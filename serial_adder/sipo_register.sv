==> flow/design.v <==
module sipo_register # (parameter WIDTH = 8) (
  input clk,rst,serial_in,en,
  output  reg [WIDTH:0] sum_out 
);
  reg [WIDTH:0] tmp;
   bit[4:0] i;
  always @(posedge clk or posedge rst) begin 
    if(rst)
      begin
        tmp <= 9'b0;i<=0;
      end
    else if(en && i<WIDTH+1)  begin
      tmp     <= tmp>>1;
      tmp[WIDTH]   <= serial_in;
      i <= i+1;
    end
    else
      sum_out = tmp;
  end
endmodule
[Step by step through the tools: sipo_register]
Tool output for the design above, in the order of the flow.
Line numbers count from 1 in the design file above.
A cell with -- has no value.
Set-up
  design top: sipo_register
  clock: clk
  standard-cell library: sky130hd
  library corner: tt_025C_1v80

[Elaborated design]
Source: Yosys, flattened and elaborated, memories not mapped. Widths are those after wreduce. Registers that Yosys merges into a memory's read port (data or address) are not register bits. Print and check cells do not count. Equal cells are merged and count once.
Cells by class
  add/subtract/negate cells: 1
  multipliers: 0
  divide/modulo/power cells: 0
  $lt $le $gt $ge: 1
  equality and inequality tests: 0
  shifts and indexed selects: 0
  muxes and demuxes: 0
  bitwise logic cells: 2
  reductions and logical operators: 2
Operators by type and width (number)
  adder 5 x 1 -> 5 bit (second input constant): 1
  < comparator 5 x 4 -> 1 bit (second input constant): 1
  inverter 1 bit: 2
  AND reduction 2 bit: 1
  logical AND 1 bit: 1
Word-level totals
  bits in registers: 23
  bits in latches: 0
  RAM bits: 0
  memory bits (read-only): 0
  clocked read ports x word width: 0
  memory cells: 0
  input bits: 4
  output and inout bits: 9

[Longest topological paths]
Longest topological path by Yosys (ltp), each cell counted once; first at word level (registers and memories cut), then after technology mapping (sequential cells cut; the memories' decode and read muxes count).
Logic depth
  depth in word-level cells: 4
  ABC_AREA: 1
  depth in mapped cells: 5
  gate-level depth less buffers: 5

[Mapped cells and area]
Source: synth_stat.txt of the flow (Yosys; design flattened, memories mapped). It holds for the ABC_AREA given above (unset counts as 0); a run with the other value may have another netlist.
Cell types (number)
  sky130_fd_sc_hd__dfrtp_1: 14
  sky130_fd_sc_hd__edfxtp_1: 9
  sky130_fd_sc_hd__nand2_1: 26
  sky130_fd_sc_hd__nand4_1: 10
  sky130_fd_sc_hd__inv_1: 5
  sky130_fd_sc_hd__nor2_1: 5
  sky130_fd_sc_hd__nand3_1: 3
  sky130_fd_sc_hd__o31ai_1: 2
  sky130_fd_sc_hd__ha_1: 1
  sky130_fd_sc_hd__buf_6: 1
  sky130_fd_sc_hd__nand3_2: 1
  sky130_fd_sc_hd__a21oi_2: 1
  sky130_fd_sc_hd__xor2_1: 1
  sky130_fd_sc_hd__buf_4: 1
  sky130_fd_sc_hd__clkbuf_1: 2
  sky130_fd_sc_hd__nand3b_1: 1
  sky130_fd_sc_hd__buf_2: 1
  sky130_fd_sc_hd__o21ai_1: 1
Synthesis totals
  cell count: 85
  chip area (Yosys): 932.1 µm²
  area of sequential cells: 620.6 µm²
  flip-flops: 23
  buffers: 5

[Timing after synthesis]
OpenSTA on the mapped netlist: ideal clock, no wires. The path of least setup slack (recovery checks aside). Input and output delay are each 20% of the period. Register names are those of the netlist, which keeps one name where synthesis merged equal registers.
Path post-synthesis
  path kind: input -> register
  start: in rst
  end: reg sum_out[0]
  period: 2100 ps
  external input delay: 420 ps
  library setup time: 329 ps
  time at the first pin: 420 ps
  data arrival time: 1046 ps
  required time: 1771 ps
  setup slack: 725 ps
  delay of the path: 955 ps
  driving pins on the path: 3
  synthesis period reached: 1375 ps
"delay of the path" = arrival - input delay + setup time.
"driving pins on the path" counts driving pins, that of a launching flip-flop among them; a cell with two outputs on the path counts twice.
"synthesis period reached" is the clock period less the worst setup slack; recovery checks do not enter. This is arithmetic on one report: input and output delays are still those of the set period (20% each).
Between the ends stands the longest chain of elaborated cells between them, by number of cells; it is not shown to be the way that was timed. Of several equally long chains one is given.
Each line given opens the expression or statement behind the cell; cells for indexed reads and writes are added by Yosys, which also makes memories of some case tables.
Between the ends, post-synthesis
  cells stage by stage: sky130_fd_sc_hd__inv_1 sky130_fd_sc_hd__nand2_1 sky130_fd_sc_hd__inv_1
  cells in the longest elaborated chain: 2
  elaborated cells on any way between the ends: 2
  source lines of those cells: 0
  classes of those cells: logic: 1; reduce/logical: 1
Ends and longest elaborated chain, post-synthesis
  from (decl): RTL line 2  | input clk,rst,serial_in,en,
  inverter 1 bit
  AND reduction 2 bit
  to (assign): RTL line 18  | sum_out = tmp;
  to (decl): RTL line 3  | output  reg [WIDTH:0] sum_out

[Worst path after layout]
Path of least setup slack in the final report of record 2 (OpenROAD, finished layout, wires in). Where an end is a register, its clock arrival counts in the times.
The report prints the path's times to 10 ps; the period is as set.
Path after layout
  path kind: input -> register
  start: in rst
  end: reg sum_out[3]
  period: 2150 ps
  external input delay: 430 ps
  library setup time: 320 ps
  time at the first pin: 430 ps
  data arrival time: 1650 ps
  required time: 2130 ps
  setup slack: 490 ps
  driving pins on the path: 4
Between the ends stands the longest chain of elaborated cells between them, by number of cells; it is not shown to be the way that was timed. Of several equally long chains one is given.
Between the ends, after layout
  cells stage by stage: sky130_fd_sc_hd__clkdlybuf4s50_1 sky130_fd_sc_hd__inv_1 sky130_fd_sc_hd__nand2_1 sky130_fd_sc_hd__inv_1
  cells in the longest elaborated chain: 2
  elaborated cells on any way between the ends: 2
  source lines of those cells: 0
  classes of those cells: logic: 1; reduce/logical: 1
Ends and longest elaborated chain, after layout
  from (decl): RTL line 2  | input clk,rst,serial_in,en,
  inverter 1 bit
  AND reduction 2 bit
  to (assign): RTL line 18  | sum_out = tmp;
  to (decl): RTL line 3  | output  reg [WIDTH:0] sum_out

Add stored flow runs of sipo_register

Top module sipo_register; platform sky130hd; tools Yosys and OpenROAD; 2 stored runs in no particular order. Input and output delays are each 20% of the period that was set; the output load is 0.01 pF.
By "reached clock period" is meant the clock period of the run minus its worst setup slack. This is arithmetic on one report: input and output delays are still those of the set period (20% each).
"worst path time" means the part of the period allowed to the worst setup path (the constraints hold back 20% at inputs and 20% at outputs) less its slack; where the path has registers, the arrival times of their clocks count too.
"power": no workload was simulated; the value follows from the tool's default switching activity.
"worst path time" is known to 10 ps.

==> record 1: settings <==
{ "period_ns": 1.39, "CORE_UTILIZATION": 71, "PLACE_DENSITY_LB_ADDON": 0.27, "CELL_PAD_IN_SITES_GLOBAL_PLACEMENT": 1, "TNS_END_PERCENT": 50, "ABC_AREA": 1, "GPL_TIMING_DRIVEN": 1, "CTS_CLUSTER_SIZE": 67, "CAP_MARGIN": 20, "CORE_MARGIN": 2, "SLEW_MARGIN": 20 }
==> record 1: results <==
unfinished; error FLW-0024 in placement

==> record 2: settings <==
{ "period_ns": 2.15, "CORE_UTILIZATION": 48, "SETUP_SLACK_MARGIN": 0.01, "PLACE_DENSITY": 0.88, "CORE_ASPECT_RATIO": 0.65, "CORE_MARGIN": 7, "TNS_END_PERCENT": 75, "ABC_AREA": 1, "GPL_TIMING_DRIVEN": 0, "GPL_ROUTABILITY_DRIVEN": 0, "CTS_CLUSTER_DIAMETER": 334, "MAX_ROUTING_LAYER": "met5", "CAP_MARGIN": 20, "SLEW_MARGIN": 20 }
==> record 2: results <==
die size: 3400.7 µm²
reached clock period: 1664 ps
power: 1.213 mW
utilization in the final report: 62.4 %
worst path time: 1230 ps
kind of the worst setup path: input -> register
setup slack of the worst path: 486 ps
netlist area reported by Yosys: 932.1 µm²
setup TNS: 0 ps
